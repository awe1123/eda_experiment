==> flow/design.v <==
module clock_part(
    input   clk,
    input   enable,
    input   rstn,
    input   AdjMinKey,
    input   AdjHrKey,
    input   clk_1Hz,
    output   wire [3:0]     h_cntH,
    output   wire [3:0]     h_cntL,
    output   wire [3:0]     m_cntH,
    output   wire [3:0]     m_cntL,
    output   wire [3:0]     s_cntH,
    output   wire [3:0]     s_cntL
);
wire enable_seconds;
wire enable_mintues;
wire carry_seconds;
wire carry_mintues;
counter60 counter_seconds(
    .clk(clk),
    .rstn(rstn),
    .enable(enable),
    .cntH(s_cntH),
    .cntL(s_cntL),
    .next_enable(carry_seconds)
);
counter60 counter_mintues(
    .clk(clk),
    .rstn(rstn),
    .enable(enable_mintues),
    .cntH(m_cntH),
    .cntL(m_cntL),
    .next_enable(carry_mintues)
);
counter24 counter_hours(
    .clk(clk),
    .rstn(rstn),
    .enable(enable_hours),
    .cntH(h_cntH),
    .cntL(h_cntL)
);
assign enable_seconds = enable; 
assign enable_mintues = AdjMinKey ? clk_1Hz : carry_seconds;    
assign enable_hours = AdjHrKey ? clk_1Hz : carry_mintues;
endmodule
module counter24(
    input clk,
    input rstn,
    input enable,
    output reg[3:0] cntH,
    output reg[3:0] cntL
);
always @(posedge clk or negedge rstn) begin
    if(~rstn)
        {cntH,cntL} <= 8'b0;
    else if(enable) begin
        if((cntH>2)||(cntL>9)||((cntH==2)&&(cntL>3)))
            {cntH,cntL} <= 8'b0;
        else if((cntH==2)&&(cntL==3))
            {cntH,cntL} <= 8'b0;
        else if((cntH==2)&&(cntL<3)) begin
            cntH <= cntH;
            cntL <= cntL + 1'b1;
        end
        else if(cntL==9) begin 
            cntH <= cntH + 1'b1;
            cntL <= 1'b0;
        end
        else begin
            cntH <= cntH;
            cntL <= cntL + 1'b1;
        end
    end
end
endmodule
module counter60(
    input clk,
    input rstn,
    input enable,
    output reg[3:0] cntH,
    output reg[3:0] cntL,
	output wire next_enable
);
always @(posedge clk or negedge rstn) begin
    if(~rstn)
        {cntH,cntL} <= 8'b0;
    else if(enable) begin
        if((cntH>6)||(cntL>9)) 
            {cntH, cntL} <= 8'b0;
        else if((cntH==5)&&(cntL==9))
            {cntH, cntL} <= 8'b0;
        else if(cntL==9) begin 
            cntH <= cntH + 1;
            cntL <= 1'b0;
        end
        else begin 
            cntH <= cntH;
            cntL <= cntL + 1'b1;
        end
    end
end
assign next_enable = (((cntH == 5) && (cntL == 9))? 1'b1 : 1'b0) & enable;
endmodule
# --- Reports on clock_part ---
# Tool output for the design above, in the order of the flow.
# Line numbers count from 1 in the design file above.
# Operators: Yosys type, input widths -> output width; for muxes data width and select width s.
# Library cell names are shortened.
setup:
  design: "clock_part"
  clock_port: "clk"
  library: "sky130hd"
  pvt_corner: "tt_025C_1v80"

# --- After elaboration ---
# Source: Yosys, flattened and elaborated, memories not mapped. Widths are those after wreduce. Registers that Yosys merges into a memory's read port (data or address) are not register bits. Print and check cells do not count. Equal cells are merged and count once.
op_classes:
  n_cmp: 8
  muxes: 24
  n_addsub: 6
  eq_ne: 8
  n_reduce_logical: 15
  n_logic: 2
op_table:
  columns: ["operator", "n"]
  rows:
  - ["$mux 4", 20]
  - ["$add 4x1->4 const B", 6]
  - ["$gt 4x4->1 const B", 3]
  - ["$eq 4x4->1 const B", 3]
  - ["$reduce_bool 3->1", 3]
  - ["$gt 4x2->1 const B", 2]
  - ["$eq 4x2->1 const B", 2]
  - ["$gt 4x3->1 const B", 2]
  - ["$eq 4x3->1 const B", 2]
  - ["$logic_and 1x1->1", 5]
  - ["$logic_or 1x1->1", 4]
  - ["$reduce_and 2->1", 2]
  - ["$lt 4x2->1 const B", 1]
  - ["$mux 1", 4]
  - ["$ne 3x1->1 const B", 1]
  - ["$reduce_and 3->1", 1]
  - ["$and 1x1->1", 2]
word_totals:
  input_bits: 6
  regBits: 24

# --- Logic depth ---
# Depth = most cells in a row (Yosys ltp): at word level without a register or memory, in the mapped netlist without a sequential cell, where the memories' decode and read muxes count.
logic_depth:
  word_depth: 8
  ABC_AREA: 0
  depth_mapped: 7
  ltp_nobuf: 7

# --- Netlist ---
# Source: synth_stat.txt of the flow (Yosys; design flattened, memories mapped). It holds for the ABC_AREA given above (unset counts as 0); a run with the other value may have another netlist.
by_type:
  columns: ["cell_type", "n", "area_total_um2"]
  rows:
  - ["dfrtp_1", 24, 600.576]
  - ["ha_1", 11, 137.632]
  - ["o21ai_0", 16, 80.077]
  - ["nand2_1", 19, 71.318]
  - ["nand3_1", 8, 40.038]
  - ["inv_1", 10, 37.536]
  - ["nand2b_1", 5, 31.28]
  - ["a21oi_1", 6, 30.029]
  - ["nand3b_1", 4, 30.029]
  - ["nor2_1", 8, 30.029]
  - ["nand4bb_4", 1, 27.526]
  - ["o311ai_4", 1, 26.275]
  - ["o211ai_1", 3, 22.522]
  - ["o41ai_1", 2, 17.517]
  - ["nor3b_1", 2, 15.014]
  - ["o21ai_1", 3, 15.014]
  - ["o31ai_1", 2, 15.014]
  - ["a31oi_1", 2, 12.512]
# Not listed: further types 25, cells in them 28.
mapped:
  sequential_area_um2: 600.6
  buffers: 1
  ff_cells: 24
  cell_count: 155
  area_um2: 1460.2
# By module: a second synthesis without flattening, with its own total; a netlist apart from the flattened one above.
hier_totals:
  cells_unflattened: 161
  hier_area_um2: 1575.3
# Rows give one instance, submodules left out.
modules:
  columns: ["module", "mod_area_um2", "n_inst", "cells"]
  rows:
  - ["counter60", 525.5, 2, 54]
  - ["counter24", 498.0, 1, 51]
  - ["clock_part", 26.3, 1, 2]

# --- Path before layout ---
# OpenSTA on the mapped netlist: ideal clock, no wires. The path of least setup slack (recovery checks aside). Input and output delay are each 20% of the period. Register names are those of the netlist, which keeps one name where synthesis merged equal registers.
synth_path:
  kind: "input -> register"
  startpoint: "in AdjMinKey"
  endpoint: "reg counter_hours.cntH[0]"
  path_delay_ns: 1.209
  n_path_buf: 0
  path_slack_ns: 1.967
  driving_pins: 5
  arrival_ns: 1.877
  period_ns: 3.97
  t_required_ns: 3.844
  in_delay_ns: 0.794
  synth_period_reached_ns: 2.003
# "path_delay_ns" = arrival - input delay + setup time.
# "driving_pins": output pins that drive a net of the path, with the launching flip-flop's if there is one; two outputs of one cell count as two.
# "synth_period_reached_ns" = period - worst setup slack (recovery checks aside). The figure is calculated, with input and output delays left at 20% of the set period.
# Between the ends stands the longest chain of elaborated cells between them, by number of cells; it is not shown to be the way that was timed. Of several equally long chains one is given.
# A line is the first line of the expression or statement that the cell stems from. Yosys adds cells for indexed reads and writes and turns some case tables into memories.
# A register here has more assigning lines than the two given.
synth_via:
  cell_sequence: "nand2b_1 -> or3_4 -> o311a_1 -> o21ai_0 -> o21ai_1"
  elab_chain_cells: 4
synth_lines:
  columns: ["item", "line_no", "source"]
  rows:
  - ["start, declared", 5, "input   AdjMinKey,"]
  - ["$mux 1", 43, "assign enable_mintues = AdjMinKey ? clk_1Hz : carry_seconds;"]
  - ["$and 1x1->1", 102, "assign next_enable = (((cntH == 5) && (cntL == 9))? 1'b1 : 1'b0) & enable;"]
  - ["$mux 1", 44, "assign enable_hours = AdjHrKey ? clk_1Hz : carry_mintues;"]
  - ["$reduce_and 3->1", null, null]
  - ["end, assigned", 62, "cntH <= cntH;"]
  - ["end, assigned", 66, "cntH <= cntH + 1'b1;"]
  - ["end, declared", 50, "output reg[3:0] cntH,"]

# --- Timing after layout ---
# Path of least setup slack in the final report of flow run 1 (OpenROAD, finished layout, wires in). Where an end is a register, its clock arrival counts in the times.
layout_path:
  kind: "input -> register"
  startpoint: "in AdjMinKey"
  endpoint: "reg counter_hours.cntH[1]"
  driving_pins: 6
  arrival_ns: 2.28
  in_delay_ns: 0.58
  n_path_buf: 1
  path_slack_ns: 0.78
  period_ns: 2.88
  t_required_ns: 3.06
# Between the ends stands the longest chain of elaborated cells between them, by number of cells; it is not shown to be the way that was timed. Of several equally long chains one is given.
# A register here has more assigning lines than the two given.
layout_via:
  cell_sequence: "clkdlybuf4s50_1 -> nand2b_1 -> or3_4 -> o311a_1 -> o21ai_0 -> o21ai_1"
  elab_chain_cells: 4
layout_lines:
  columns: ["item", "line_no", "source"]
  rows:
  - ["start, declared", 5, "input   AdjMinKey,"]
  - ["$mux 1", 43, "assign enable_mintues = AdjMinKey ? clk_1Hz : carry_seconds;"]
  - ["$and 1x1->1", 102, "assign next_enable = (((cntH == 5) && (cntL == 9))? 1'b1 : 1'b0) & enable;"]
  - ["$mux 1", 44, "assign enable_hours = AdjHrKey ? clk_1Hz : carry_mintues;"]
  - ["$reduce_and 3->1", null, null]
  - ["end, assigned", 62, "cntH <= cntH;"]
  - ["end, assigned", 66, "cntH <= cntH + 1'b1;"]
  - ["end, declared", 50, "output reg[3:0] cntH,"]

# Flow measurements of clock_part on sky130hd: 2 stored runs with different settings, listed in no order. Input and output delays are each 20% of the period that was set; the output load is 0.01 pF.
# "achieved_period_ns" means the clock period less the worst setup slack. The figure is calculated, with input and output delays left at 20% of the set period.
# "critical_path_time_ns" is the time allowed to the run's worst setup path (the clock period less input and output delay, where it has them) less its slack. Clock arrival times count: a late capture clock shortens it, a late launch clock lengthens it.
# "design_power_w" is the tool's figure for a default switching activity; nothing was simulated.
runs:
  - name: "flow run 1"
    settings:
      period_ns: 2.88
      CORE_UTILIZATION: 17
      CORE_MARGIN: 8
      CELL_PAD_IN_SITES_GLOBAL_PLACEMENT: 2
      GPL_ROUTABILITY_DRIVEN: 1
      CTS_CLUSTER_SIZE: 32
      CAP_MARGIN: 40
      MIN_ROUTING_LAYER: "met2"
      MAX_ROUTING_LAYER: "met4"
      SLEW_MARGIN: 20
    results:
      achieved_period_ns: 2.098
      design_power_w: 0.001751
      design.die.area_um2: 11810.3
      tns_ns: 0.000
      synth_chip_area_um2: 1460.2
      fin_ws_ns: 0.782
      final_util_frac: 0.232
      critical_path_time_ns: 1.52
      worstPathKind: "input -> register"
      post_route_stdcell_area_um2: 1975.6
  - name: "flow run 2"
    settings:
      period_ns: 1.93
      CORE_UTILIZATION: 35
      PLACE_DENSITY_LB_ADDON: 0.02
      CORE_ASPECT_RATIO: 0.72
      ABC_AREA: 1
      GPL_ROUTABILITY_DRIVEN: 0
      MIN_ROUTING_LAYER: "met1"
      MAX_ROUTING_LAYER: "met5"
      CAP_MARGIN: 20
      CORE_MARGIN: 2
      SLEW_MARGIN: 20
    results:
      achieved_period_ns: 1.691
      design_power_w: 0.00291
      design.die.area_um2: 4874.7
      tns_ns: 0.000
      synth_chip_area_um2: 1514.0
      fin_ws_ns: 0.239
      final_util_frac: 0.461
      critical_path_time_ns: 1.31
      worstPathKind: "register -> output"
      post_route_stdcell_area_um2: 1928.1
