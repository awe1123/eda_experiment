==> flow/design.v <==
module controller (CLK, S, RESET, enable, HG, HY, HR, FG, FY, FR, TimerH, TimerL);
	input CLK, S, RESET, enable;   
	output reg HG, HY, HR, FG, FY, FR;  
	output reg [3:0] TimerH, TimerL;
	wire Tl, Ts, Ty;  
	reg St;            
	reg [1:0] CurrentState, NextState; 
	parameter S0=2'b00, S1=2'b01, S2=2'b10, S3=2'b11;
	always @(posedge CLK or negedge RESET )
	begin:counter
		if (~RESET)  
			{TimerH, TimerL} = 8'b0; 
		else if(enable)
		begin
			if (St) 
				{TimerH, TimerL} = 8'b0; 
			else if ((TimerH == 5) & (TimerL == 9))
				{TimerH, TimerL} = {TimerH, TimerL}; 
			else if (TimerL == 9) begin
				TimerH = TimerH + 1;  
				TimerL = 0; 
			end
			else begin 
				TimerH = TimerH; 
				TimerL = TimerL + 1; 
			end
		end
	end   
	assign  Ty = (TimerH==0)&(TimerL==4);
	assign  Ts = (TimerH==2)&(TimerL==9);
	assign  Tl = (TimerH==5)&(TimerL==9);
	always @(posedge CLK or negedge RESET )
	begin:statereg
		if (~RESET) 	
			CurrentState <= S0;
		else if(enable)
			CurrentState <= NextState;
	end  
	always @(S or CurrentState or Tl or Ts or Ty )
	begin: fsm
	 	case(CurrentState)
		S0: begin       
				NextState = (Tl && S) ? S1 :S0;
				St = (Tl && S) ? 1:0;
		end
	  	S1: begin
				NextState = (Ty) ? S2 :S1;
				St = (Ty) ? 1:0;
		end
	  	S2: begin
				NextState = (Ts || ~S) ? S3 :S2;
				St = (Ts || ~S) ? 1:0;
		end
	  	S3: begin
				NextState = (Ty) ? S0 :S3;
				St = (Ty) ? 1:0;
		end
		default: begin
				NextState = S0;
				St = 0;
		end
	 	endcase	
	end   
	always @(CurrentState)
	begin
		case (CurrentState)
	  		S0: begin
				{HG, HY, HR} = 3'b100; 
				{FG, FY, FR} = 3'b001; 
			end
			S1: begin
				{HG, HY, HR} = 3'b010; 
				{FG, FY, FR} = 3'b001; 
			end
			S2: begin
				{HG, HY, HR} = 3'b001; 
				{FG, FY, FR} = 3'b100; 
			end
		  S3: begin
				{HG, HY, HR} = 3'b001; 
				{FG, FY, FR} = 3'b010; 
			end
			default: begin
				{HG, HY, HR} = 3'b100; 
				{FG, FY, FR} = 3'b001;
			end 
		endcase
     end
endmodule
# Step by step through the tools: controller
# The steps from the RTL of controller to its reports follow in flow order.
# Lines are those of the file above, counted from 1.
# Cell names lack the library's common part.
# Not given: n/a
# setup
top	controller
clock_port	CLK
lib	sky130hd
lib_corner	tt_025C_1v80

# Elaborated design
# Source: Yosys, flattened and elaborated, memories not mapped. Widths are those after wreduce. Registers that Yosys merges into a memory's read port (data or address) are not register bits. Print and check cells do not count.
# classes
n_eq	8
mux	17
bitwise	4
n_reduce_logical	10
addsub	2
# op_table
operator	count
4-bit two-way mux	6
3-bit parallel mux with 3-bit select	2
4-bit by 1-bit adder with 4-bit output with constant B	2
4-bit by 3-bit == test with 1-bit output with constant B	2
2-bit parallel mux with 4-bit select	1
2-bit OR reduction	3
1-bit two-way mux	5
2-bit == test with constant B	2
4-bit by 2-bit == test with 1-bit output with constant B	1
4-bit == test with constant B	1
4-bit logical NOT	1
2-bit two-way mux	2
1-bit AND	3
3-bit AND reduction	1
1-bit parallel mux with 3-bit select	1
2-bit by 1-bit == test with 1-bit output with constant B	1
2-bit by 1-bit != test with 1-bit output with constant B	1
2-bit logical NOT	1
2-bit AND reduction	1
2-bit nonzero test	1
1-bit logical AND	1
1-bit logical OR	1
1-bit NOT	1
# word_totals
out_inout_bits	14
word_cells	44
register_bits	10

# Logic depth
# Depth = most cells in a row (Yosys ltp): at word level without a register or memory, in the mapped netlist without a sequential cell, where the memories' decode and read muxes count.
# depth
word_depth	7
abc_area	0
mapped_depth	6

# After synthesis
# Yosys stat after the flow's synthesis: flattened, memories mapped to cells. It holds for the ABC_AREA given above (unset counts as 0); a run with the other value may have another netlist.
# by_type
cell_type	count	type_area_um2
dfrtp_1	11	275.264
ha_1	4	50.048
inv_1	9	33.782
dfstp_2	1	26.275
o22ai_1	4	25.024
a21oi_1	4	20.019
nand3_1	4	20.019
nand2_1	5	18.768
nor2_1	5	18.768
a22o_1	2	17.517
nand4b_1	2	17.517
a32oi_2	1	16.266
a311oi_2	1	15.014
clkbuf_1	4	15.014
nor3_1	3	15.014
o21ai_0	3	15.014
a31oi_1	2	12.512
and2_1	2	12.512
# Not listed: further types 19, cells in them 22.
# mapped
mapped_cells	89
synth_area_mm2	0.0008108
buffers	4
ff_cells	12

# Path before layout
# Path of least setup slack by OpenSTA after synthesis, without wires, with an ideal clock, recovery checks aside; 20% of the period is set as input and as output delay. Where synthesis merged equal registers, the netlist keeps one of their names.
# synth_path
path_type	reg2reg
startpoint	reg TimerL[0]
endpoint	reg TimerH[1]
t_first_pin_ps	0
required_time_ps	2098
path_delay_ps	1770
clock_period_ps	2230
setup_time_ps	132
t_arrival_ps	1638
path_buffers	0
setup_slack_ps	459
stages	5
period_less_setup_slack_ps	1771
# "path_delay_ps" is the arrival time less input delay plus setup time.
# "stages": output pins that drive a net of the path, with the launching flip-flop's if there is one; two outputs of one cell count as two.
# "period_less_setup_slack_ps" is the clock period less the worst setup slack; recovery checks do not enter. This is arithmetic on one report: input and output delays are still those of the set period (20% each).
# Between the ends stands the longest chain of elaborated cells between them, by number of cells; it is not shown to be the way that was timed. Of several equally long chains one is given.
# Each line given opens the expression or statement behind the cell; cells for indexed reads and writes are added by Yosys, which also makes memories of some case tables.
# synth_via
cell_sequence	dfrtp_1 or3_1 or3_4 a311oi_2 o22ai_1
elab_chain_cells	7
cone_cells	17
classes_between	eq/ne (3); mux (7); logic (3); reduce/logical (4)
# synth_rtl
item	line	text
start, declared	4	output reg [3:0] TimerH, TimerL;
start, assigned	21	TimerL = 0;
start, assigned	25	TimerL = TimerL + 1;
4-bit == test	30	assign Ts = (TimerH==2)&(TimerL==9);
1-bit AND	30
1-bit logical OR	52	St = (Ts || ~S) ? 1:0;
1-bit two-way mux	52
1-bit parallel mux with 3-bit select	41	case(CurrentState)
2-bit nonzero test	n/a
3-bit AND reduction	n/a
end, assigned	20	TimerH = TimerH + 1;
end, assigned	24	TimerH = TimerH;
end, declared	4

# Worst path after layout
# From the final timing report of flow run 1: the path of least setup slack in the routed layout; clock arrival at registers is part of the times.
# The path's times are printed in steps of 10 ps; the period is the one set.
# layout_path
path_type	reg2out
startpoint	reg CurrentState
endpoint	out HG
t_arrival_ps	1620
required_time_ps	1820
output_delay_ps	450
t_first_pin_ps	240
path_buffers	1
clock_period_ps	2270
stages	3
setup_slack_ps	200
# Where an end lacks its bit number, it is one bit of the signal, or one of the new flip-flops if synthesis recoded a state register.
# layout_via
cell_sequence	dfrtp_1 nor3_2 clkdlybuf4s50_1
# layout_rtl
item	line	text
start, declared	7	reg [1:0] CurrentState, NextState;
start, assigned	35	CurrentState <= S0;
start, assigned	37	CurrentState <= NextState;
end, declared	3	output reg HG, HY, HR, FG, FY, FR;
# No chain of elaborated cells between the ends is given.

# Flow measurements of controller on sky130hd: 2 stored runs with different settings, listed in no order. Input and output delays are each 20% of the period that was set; the output load is 0.01 pF.
# "critical_path_time_ps" means the part of the period allowed to the worst setup path (the constraints hold back 20% at inputs and 20% at outputs) less its slack; where the path has registers, the arrival times of their clocks count too.
# "power_uw" rests on the timing tool's default activity at the inputs, not on a simulated workload.
# "critical_path_time_ps" is known to 10 ps.
# Settings: - = not set for that run.
stored run	period_ns	CORE_UTILIZATION	CORE_ASPECT_RATIO	CORE_MARGIN	CELL_PAD_IN_SITES_GLOBAL_PLACEMENT	GPL_TIMING_DRIVEN	GPL_ROUTABILITY_DRIVEN	CTS_CLUSTER_SIZE	CTS_CLUSTER_DIAMETER	SLEW_MARGIN	MAX_ROUTING_LAYER	CAP_MARGIN	synthArea_mm2	die_area_mm2	finalUtil_pct	timing.setup.ws_ps	power_uw	critical_path_time_ps	critical_path_type
flow run 1	2.27	29	0.54	4	1	1	0	44	325	20	met5	20	0.0008108	0.0037463	43.7	201	1090	1620	reg2out
flow run 2	1.79	40	-	2	-	-	-	-	-	20	-	20	0.0008108	0.002403	62.4	-6	1384	1800	reg2reg
